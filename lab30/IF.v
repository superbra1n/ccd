==> flow/design.v <==
`timescale 1ns / 1ps
module IF1(clk, reset, Branch,Jump, IFWrite, JumpAddr,Instruction_if,PC,IF_flush);
    input clk;
    input reset;
    input Branch;
    input Jump;
    input IFWrite;
    input [31:0] JumpAddr;
    output [31:0] Instruction_if;
    output [31:0] PC;
    output IF_flush;
    wire[31:0] NextPC_if, PCSource;
    reg[31:0] PC;
    assign IF_flush = Branch || Jump;
    assign PCSource = IF_flush?JumpAddr:NextPC_if;
    always@(posedge clk)
    begin
        if(reset)
            PC <= 32'd0;
        else if(IFWrite)
            PC <= PCSource;
        else
            PC <= PC;
    end
    adder_32bits adder0(
        .a(PC), 
        .b(32'd4), 
        .ci(0), 
        .s(NextPC_if), 
        .co()
    );
    InstructionROM InstROM0(
        .addr(PC[7:2]),
        .dout(Instruction_if)
    );
endmodule
module InstructionROM(addr,dout);
	input [5 : 0] addr;
	output [31 : 0] dout;
	reg [31 : 0] dout;
	always @(*)
		case (addr)
			6'd0:   dout=32'h0000_3f37 ; 
			6'd1:   dout=32'h0200_0fE7 ; 
			6'd2:   dout=32'h01c0_2623 ; 
			6'd3:   dout=32'h0043_2e83 ; 
			6'd4:   dout=32'h002e_9293 ; 
			6'd5:   dout=32'h0043_2e03 ; 
			6'd6:   dout=32'h0073_3e33 ; 
			6'd7:   dout=32'h0000_0fef ; 
			6'd8:   dout=32'h0000_1c63 ; 
			6'd9:   dout=32'h042f_0293; 
			6'd10:  dout=32'h01f0_0333 ; 
			6'd11:  dout=32'h4062_83b3 ; 
			6'd12:  dout=32'h0053_ee33 ; 
			6'd13:  dout=32'hfc00_0ae3 ; 
			6'd14: dout=32'h00000000 ; 
			default:dout=32'h00000000 ; 
		endcase	
endmodule
module adder_32bits (a, b, ci, s, co);
    input[31:0] a, b;
    input ci;
    output[31:0] s;
    output co;
    wire c1, c2, c3, c4, c5, c6;
    adder_4bits a0(.a(a[3:0]), .b(b[3:0]), .ci(ci), .s(s[3:0]), .co(c1));
    adder_4bits_mux a1(.a(a[7:4]), .b(b[7:4]), .ci(c1), .s(s[7:4]), .co(c2));
    adder_4bits_mux a2(.a(a[11:8]), .b(b[11:8]), .ci(c2), .s(s[11:8]), .co(c3));
    adder_4bits_mux a3(.a(a[15:12]), .b(b[15:12]), .ci(c3), .s(s[15:12]), .co(c4));
    adder_4bits_mux a4(.a(a[19:16]), .b(b[19:16]), .ci(c4), .s(s[19:16]), .co(c5));
    adder_4bits_mux a5(.a(a[23:20]), .b(b[23:20]), .ci(c5), .s(s[23:20]), .co(c6));
    adder_4bits_mux a6(.a(a[27:24]), .b(b[27:24]), .ci(c6), .s(s[27:24]), .co(c7));
    adder_4bits_mux a7(.a(a[31:28]), .b(b[31:28]), .ci(c7), .s(s[31:28]), .co(co));
endmodule
module adder_4bits(a, b, ci, s, co);
    input[3:0] a, b;
    input ci;
    output[3:0] s;
    output co;
    wire[3:0] p, g, c;            
    assign g = a & b;
    assign p = a | b;
    assign c[0] = g[0] | p[0] & ci;
    assign c[1] = g[1] | p[1] & c[0];
    assign c[2] = g[2] | p[2] & c[1];
    assign c[3] = g[3] | p[3] & c[2];
    assign s[0] = (p[0] & (~g[0])) ^ (ci);
    assign s[1] = (p[1] & (~g[1])) ^ (c[0]);
    assign s[2] = (p[2] & (~g[2])) ^ (c[1]);
    assign s[3] = (p[3] & (~g[3])) ^ (c[2]);
    assign co = c[3];
endmodule
module adder_4bits_mux (a, b, ci, s, co);
    input[3:0] a, b;
    input ci;
    output[3:0] s;
    output co;
    wire[3:0] s0, s1;
    wire c0, c1;
    adder_4bits a0(.a(a), .b(b), .ci(0), .s(s0), .co(c0));
    adder_4bits a1(.a(a), .b(b), .ci(1), .s(s1), .co(c1));
    assign s = ci ? s1 : s0;
    assign co = ci ? c1 : c0;
endmodule
# Tool chain data of IF1
# Tool output for the design above, in the order of the flow.
# Lines are those of the file above, counted from 1.
# Cell names lack the library's common part.
# A cell with n/a has no value.
# inputs
design	IF1
clk_port	clk
cell_library	sky130hd
pvt_corner	tt_025C_1v80

# Word-level counts
# Source: Yosys, flattened and elaborated, memories not mapped. Widths are those after wreduce. Registers that Yosys merges into a memory's read port (data or address) are not register bits. Print and check cells do not count. Equal cells are merged and count once.
# Memory sizes are those after Yosys's memory passes, which may raise the word count (mostly to a power of two), join words into wider ones and drop unused or constant bits.
# bits
output_inout_bits	65
inputBits	37
ram_bits	0
clocked_rd_ports_x_width	0
wordCells	93
romBits	512
latchBits	0
reg_bits	32
memories	1
# classes
reduce_logical	17
div_mod_pow	0
n_addsub	0
mul	0
n_cmp	0
n_mux	15
shift	0
n_eq	0
bitwise	51
# mem_list
name	size	width	read_ports	write_ports	line_no	text
(name not given)	16	32	1	0	42	case (addr)
# op_table
cell	n
two-way mux 32 bit	2
two-way mux 4 bit	7
XOR 1 bit	22
bitwise AND 1 bit	21
AND reduction 2 bit	8
nonzero test 2 bit	7
NOT 1 bit	8
two-way mux 1 bit	6
logical NOT 2 bit	1
logical OR 1 bit	1

# Logic depth
# Yosys ltp: most cells in a row. Word level: on the elaborated netlist, between registers, memories and ports. Mapped: between sequential cells and ports; inverters and the memories' decode and read muxes count.
# logic_depth
depth_word	11
abc_area	0
depth_mapped	7
mapped_depth_nobuf	7

# Netlist
# The flow's flattened synthesis, as Yosys stat reports it; memories are mapped. The netlist is that of the ABC_AREA named above (0 if unset); the other value can give another one.
# Totals and module areas in this step are rounded.
# types
cell_type	n	type_area_um2
dfxtp_1	32	640.614
ha_1	28	350.336
nand2_1	57	213.955
a311oi_1	24	210.202
nor2_1	36	135.13
a21oi_1	19	95.091
nor3_1	11	55.053
o21ai_4	3	48.797
a211oi_1	6	45.043
buf_4	6	45.043
buf_2	8	40.038
nand3_1	8	40.038
clkbuf_1	9	33.782
a31oi_1	5	31.28
o21ai_0	6	30.029
nand2b_1	4	25.024
nor2b_1	4	25.024
inv_1	6	22.522
# Other cell types: 25; their cells: 31.
# synth_totals
area_um2	2341
stdcells	303
n_buf	27
flip_flops	32
sequential_area_um2	640.6
# By module: a second synthesis without flattening, with its own total; a netlist apart from the flattened one above.
# unflattened
hier_cells	514
area_unflattened_um2	4379
# Rows give one instance, submodules left out.
# modules
mod	instances	mod_seq_area_um2	area_um2	cells
adder_4bits	15	0.0	110.1	12
IF1	1	640.6	1613	187
InstructionROM	1	0.0	668.1	98
adder_4bits_mux	7	0.0	63.8	7
adder_32bits	1	0.0	0.0	0

# Timing after synthesis
# Source: OpenSTA report_checks on the synthesized netlist (no wires, ideal clock, input and output delay 20% of the period each), path of least setup slack; recovery checks are left aside. Register names are those of the netlist, which keeps one name where synthesis merged equal registers.
# synth_timing
kind	flip-flop to output port
start	register PC[3]
end	output port Instruction_if[16]
required_time_ns	1.816
path_stages	8
t_first_pin_ns	0.000
path_buffers	1
output_delay_ns	0.454
arrival_time_ns	1.712
delay_ns	1.712
clock_period_ns	2.27
path_slack_ns	0.104
synth_period_reached_ns	2.166
# "delay_ns" = arrival - input delay + setup time.
# At an output port there is no setup time.
# "path_stages": output pins that drive a net of the path, with the launching flip-flop's if there is one; two outputs of one cell count as two.
# "synth_period_reached_ns" = period - worst setup slack (recovery checks aside). The figure is calculated, with input and output delays left at 20% of the set period.
# Between the ends stands the longest chain of elaborated cells between them, by number of cells; it is not shown to be the way that was timed. Of several equally long chains one is given.
# Each line given opens the expression or statement behind the cell; cells for indexed reads and writes are added by Yosys, which also makes memories of some case tables.
# The chain passes a memory read, where the word-level depth is cut; so it can be longer than that depth.
# A register here has more assigning lines than the two given.
# synth_between
cell_sequence	dfxtp_1 -> inv_1 -> ha_1 -> clkbuf_1 -> and2_1 -> a21o_1 -> o21ba_2 -> a21boi_0
elab_chain_cells	2
cells_between	2
cone_lines	1
cone_classes	1 x mux; 1 x memory
# synth_lines
element	line_no	text
start, declared	10	output [31:0] PC;
start, assigned	19	PC <= 32'd0;
start, assigned	21	PC <= PCSource;
memory read (16 x 32 bit)	42	case (addr)
two-way mux 32 bit	42
end, declared	9	output [31:0] Instruction_if;

# Timing after layout
# Path of least setup slack in the final report of record 1 (OpenROAD, finished layout, wires in). Where an end is a register, its clock arrival counts in the times.
# layout_timing
kind	flip-flop to output port
start	register PC[2]
end	output port Instruction_if[16]
path_buffers	1
path_stages	8
required_time_ns	2.19
t_first_pin_ns	0.28
arrival_time_ns	2.26
clock_period_ns	2.74
output_delay_ns	0.55
path_slack_ns	-0.06
# Between the ends stands the longest chain of elaborated cells between them, by number of cells; it is not shown to be the way that was timed. Of several equally long chains one is given.
# The chain passes a memory read, where the word-level depth is cut; so it can be longer than that depth.
# A register here has more assigning lines than the two given.
# layout_between
cell_sequence	dfxtp_1 -> inv_1 -> ha_1 -> and2_1 -> a21o_1 -> o21ba_2 -> a21boi_0 -> clkdlybuf4s50_1
elab_chain_cells	2
cells_between	2
cone_lines	1
cone_classes	1 x mux; 1 x memory
# layout_lines
element	line_no	text
start, declared	10	output [31:0] PC;
start, assigned	19	PC <= 32'd0;
start, assigned	21	PC <= PCSource;
memory read (16 x 32 bit)	42	case (addr)
two-way mux 32 bit	42
end, declared	9	output [31:0] Instruction_if;

Settings and measured results of 2 stored flow runs for module IF1 (sky130hd), not sorted in any way. The constraints put input and output delay at 20% of the set period each and load the outputs with 0.01 pF.
"timing.achieved_period_ns": clock period set for the run, less the worst setup slack. It is reckoned from that one timing run; input and output delays stay at 20% of the period that was set.
By "worst_path_time_ns" is meant the share of the clock period that the worst setup path is allowed (20% is reserved at inputs, 20% at outputs), minus its slack. Clock arrival times at its registers enter into it.
"fin_power_mw" is the tool's figure for a default switching activity; nothing was simulated.
The measured numbers are rounded.

Record 1, flow files:
==> flow/run.sh <==
#!/bin/bash
# the make line also repeats the synthesis and layout settings of config.mk as NAME=value (left out here)
make -C /OpenROAD-flow-scripts/flow DESIGN_CONFIG=/design/flow/config.mk WORK_HOME=/design/flow/orfs CLKGATE_MAP_FILE= finish
==> flow/config.mk <==
export PLATFORM = sky130hd
export DESIGN_NAME = IF1
export DESIGN_NICKNAME = IF1
export VERILOG_FILES = /design/flow/design.v
export SDC_FILE = /design/flow/constraint.sdc
export NUM_CORES = 4
export LEC_CHECK = 0
export ABC_AREA = 0
export CAP_MARGIN = 20
export CELL_PAD_IN_SITES_GLOBAL_PLACEMENT = 0
export CORE_MARGIN = 2
export CORE_UTILIZATION = 38
export CTS_CLUSTER_DIAMETER = 269
export GPL_TIMING_DRIVEN = 1
export MAX_ROUTING_LAYER = met4
export PLACE_DENSITY = 0.63
export SETUP_SLACK_MARGIN = -0.23
export SLEW_MARGIN = 5
==> flow/constraint.sdc <==
create_clock -name core_clock -period 2.74 [get_ports {clk}]
set_input_delay 0.5480 -clock core_clock [delete_from_list [all_inputs] [get_ports {clk}]]
set_output_delay 0.5480 -clock core_clock [all_outputs]
set_load 0.01 [all_outputs]

==> results of record 1, as CSV <==
result,value
synth_chip_area_um2,2341
final_die_area_um2,6805
final_cell_area_um2,3536
worst_setup_slack_ns,-0.063
worst_hold_slack_ns,0.466
fin_power_mw,1.584
timing.achieved_period_ns,2.803
worst_path_time_ns,2.26
critical_path_kind,"flip-flop to output port"

Record 2, flow files:
==> flow/run.sh <==
#!/bin/bash
# the make line also repeats the synthesis and layout settings of config.mk as NAME=value (left out here)
make -C /OpenROAD-flow-scripts/flow DESIGN_CONFIG=/design/flow/config.mk WORK_HOME=/design/flow/orfs CLKGATE_MAP_FILE= finish
==> flow/config.mk <==
export PLATFORM = sky130hd
export DESIGN_NAME = IF1
export DESIGN_NICKNAME = IF1
export VERILOG_FILES = /design/flow/design.v
export SDC_FILE = /design/flow/constraint.sdc
export NUM_CORES = 4
export LEC_CHECK = 0
export CAP_MARGIN = 20
export CORE_MARGIN = 2
export CORE_UTILIZATION = 40
export SLEW_MARGIN = 20
==> flow/constraint.sdc <==
create_clock -name core_clock -period 1.92 [get_ports {clk}]
set_input_delay 0.3840 -clock core_clock [delete_from_list [all_inputs] [get_ports {clk}]]
set_output_delay 0.3840 -clock core_clock [all_outputs]
set_load 0.01 [all_outputs]

==> results of record 2, as CSV <==
result,value
synth_chip_area_um2,2341
final_die_area_um2,6480
final_cell_area_um2,4240
worst_setup_slack_ns,-0.205
worst_hold_slack_ns,0.489
fin_power_mw,2.348
timing.achieved_period_ns,2.125
worst_path_time_ns,1.74
critical_path_kind,"flip-flop to output port"
